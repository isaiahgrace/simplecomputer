==> flow/design.v <==
module SP (CLK, AR, SPI, SPD, SPA, ADDR);
   input wire CLK;
   input wire AR;
   input wire SPI;
   input wire SPD;
   input wire SPA;
   inout wire [7:0] ADDR;
   reg [7:0] sp;
   reg [7:0] next_sp;
   assign ADDR = SPA ? sp : 8'bzzzzzzzz;
   always @ (posedge CLK, posedge AR) begin
      if (AR) sp <= 8'b00000000;
      else sp <= next_sp;
   end
   always @ (SPI, SPD, sp) begin
      if (SPI) next_sp = sp + 1;
      else if (SPD) next_sp = sp - 1;
      else next_sp = sp;
   end
endmodule  
# == From RTL to reports: SP ==
# What the tools print for SP, step after step.
# Lines are those of the file above, counted from 1.
# The mark - stands for no value.
# setup
top_module,SP
clock,CLK
cell_library,sky130hd
pvt_corner,tt_025C_1v80

# == Elaborated design ==
# Source: Yosys, flattened and elaborated, memories not mapped. Widths are those after wreduce. Registers that Yosys merges into a memory's read port (data or address) are not register bits. Print and check cells do not count. Equal cells are merged and count once.
# classes
n_addsub,2
mux,3
n_reduce_logical,1
# op_table
cell,n
8-bit 2-to-1 mux,3
8-bit by 1-bit adder with 8-bit output (second input constant),1
8-bit by 1-bit subtractor with 8-bit output (second input constant),1
2-bit nonzero test,1
# word_totals
register_bits,8
word_cells,7

# == Longest topological paths ==
# Longest topological path by Yosys (ltp), each cell counted once; first at word level (registers and memories cut), then after technology mapping (sequential cells cut; the memories' decode and read muxes count).
# logic_depth
ltp_word,3
abc_area,0
depth_mapped,6

# == Mapped cells and area ==
# Source: synth_stat.txt of the flow (Yosys; design flattened, memories mapped). It holds for the ABC_AREA given above (unset counts as 0); a run with the other value may have another netlist.
# Totals and module areas in this step are rounded.
# types
cell_type,n,area_total_um2
sky130_fd_sc_hd__dfrtp_1,8,200.192
sky130_fd_sc_hd__ha_1,6,75.072
sky130_fd_sc_hd__a21o_1,5,37.536
sky130_fd_sc_hd__a21oi_1,7,35.034
sky130_fd_sc_hd__xnor2_1,3,26.275
sky130_fd_sc_hd__nand2_1,6,22.522
sky130_fd_sc_hd__nor3b_1,3,22.522
sky130_fd_sc_hd__fa_1,1,20.019
sky130_fd_sc_hd__o21a_2,2,17.517
sky130_fd_sc_hd__inv_1,4,15.014
sky130_fd_sc_hd__mux2_4,1,15.014
sky130_fd_sc_hd__nand3_1,3,15.014
sky130_fd_sc_hd__o21ai_1,3,15.014
sky130_fd_sc_hd__or4_1,2,15.014
sky130_fd_sc_hd__a211oi_2,1,12.512
sky130_fd_sc_hd__or3_1,2,12.512
sky130_fd_sc_hd__mux2_1,1,11.261
sky130_fd_sc_hd__nor2_1,3,11.261
# Not listed: further types 10, cells in them 10.
# mapped
cell_count,71
area_um2,654
ffs,8

# == Worst setup path after synthesis ==
# Path of least setup slack by OpenSTA after synthesis, without wires, with an ideal clock, recovery checks aside; 20% of the period is set as input and as output delay. Where synthesis merged equal registers, the netlist keeps one of their names.
# synth_timing
path_kind,input to register
from,input SPI
to,register (name not given)
tclk_ps,3740
setup_ps,87
launch_ps,748
arrival_time_ps,2110
required_ps,3653
path_slack_ps,1543
path_delay_ps,1449
driving_pins,6
synth_period_reached_ps,2197
# "path_delay_ps" is the arrival time less input delay plus setup time.
# "driving_pins": output pins that drive a net of the path, with the launching flip-flop's if there is one; two outputs of one cell count as two.
# "synth_period_reached_ps" = period - worst setup slack (recovery checks aside). The figure is calculated, with input and output delays left at 20% of the set period.
# synth_via
cell_sequence,sky130_fd_sc_hd__inv_1 -> sky130_fd_sc_hd__ha_1 -> sky130_fd_sc_hd__a211o_1 -> sky130_fd_sc_hd__a21o_1 -> sky130_fd_sc_hd__mux2_4 -> sky130_fd_sc_hd__a211oi_2
# synth_lines
element,line,source
"start, declared",4,input wire SPI;
# No chain of elaborated cells between the ends is given.

# == Worst path after layout ==
# Path of least setup slack in the final report of stored run 1 (OpenROAD, finished layout, wires in). Where an end is a register, its clock arrival counts in the times.
# The path's times are printed in steps of 10 ps; the period is the one set.
# layout_timing
path_kind,input to register
from,input SPI
to,register (name not given)
tclk_ps,2560
setup_ps,60
launch_ps,510
arrival_time_ps,2130
required_ps,2750
path_slack_ps,620
driving_pins,7
# layout_via
cell_sequence,sky130_fd_sc_hd__dlygate4sd2_1 -> sky130_fd_sc_hd__inv_4 -> sky130_fd_sc_hd__fa_2 -> sky130_fd_sc_hd__a21o_1 -> sky130_fd_sc_hd__a31o_1 -> sky130_fd_sc_hd__a2111oi_2 -> sky130_fd_sc_hd__nand3b_1
# layout_lines
element,line,source
"start, declared",4,input wire SPI;
# No chain of elaborated cells between the ends is given.

# Measured data: module SP, platform sky130hd, 2 stored runs of the flow under differing settings, order arbitrary. Input and output delays are each 20% of the period that was set; the output load is 0.01 pF.
# By "achieved_clock_period_ps" is meant the clock period of the run minus its worst setup slack. This is arithmetic on one report: input and output delays are still those of the set period (20% each).
# "worst_path_time_ps": the worst setup path's part of the clock period (all of it between registers, 20% less for each end at a port) less its slack. A launch clock that arrives late makes it longer, a capture clock that arrives late makes it shorter.
# "power.total_uw": no workload was simulated; the value follows from the tool's default switching activity.
# "worst_path_time_ps" is known to 10 ps.
# Results are given in rounded form.
# Settings: -- = not set for that run.
run name,period_ns,CORE_UTILIZATION,SETUP_SLACK_MARGIN,PLACE_DENSITY_LB_ADDON,CORE_ASPECT_RATIO,TNS_END_PERCENT,ABC_AREA,GPL_ROUTABILITY_DRIVEN,CTS_CLUSTER_SIZE,CTS_CLUSTER_DIAMETER,CAP_MARGIN,MAX_ROUTING_LAYER,CORE_MARGIN,SLEW_MARGIN,tns_setup_ps,achieved_clock_period_ps,worst_path_time_ps,path_kind,hold_worst_slack_ps,worst_setup_slack_ps,power.total_uw,finish.utilization_pct,finalCellArea_um2,yosys.chip_area_um2,die_area_um2
stored run 1,2.56,23,0.48,0.04,1.27,75,0,1,36,399,25,met4,2,20,0,1940,1430,input to register,342,620,410,30.7,822,654,3290
stored run 2,1.26,23,-0.08,--,--,--,--,--,48,--,20,--,8,20,-1640,1704,1700,register to register,68,-444,2720,41.0,1120,654,4810
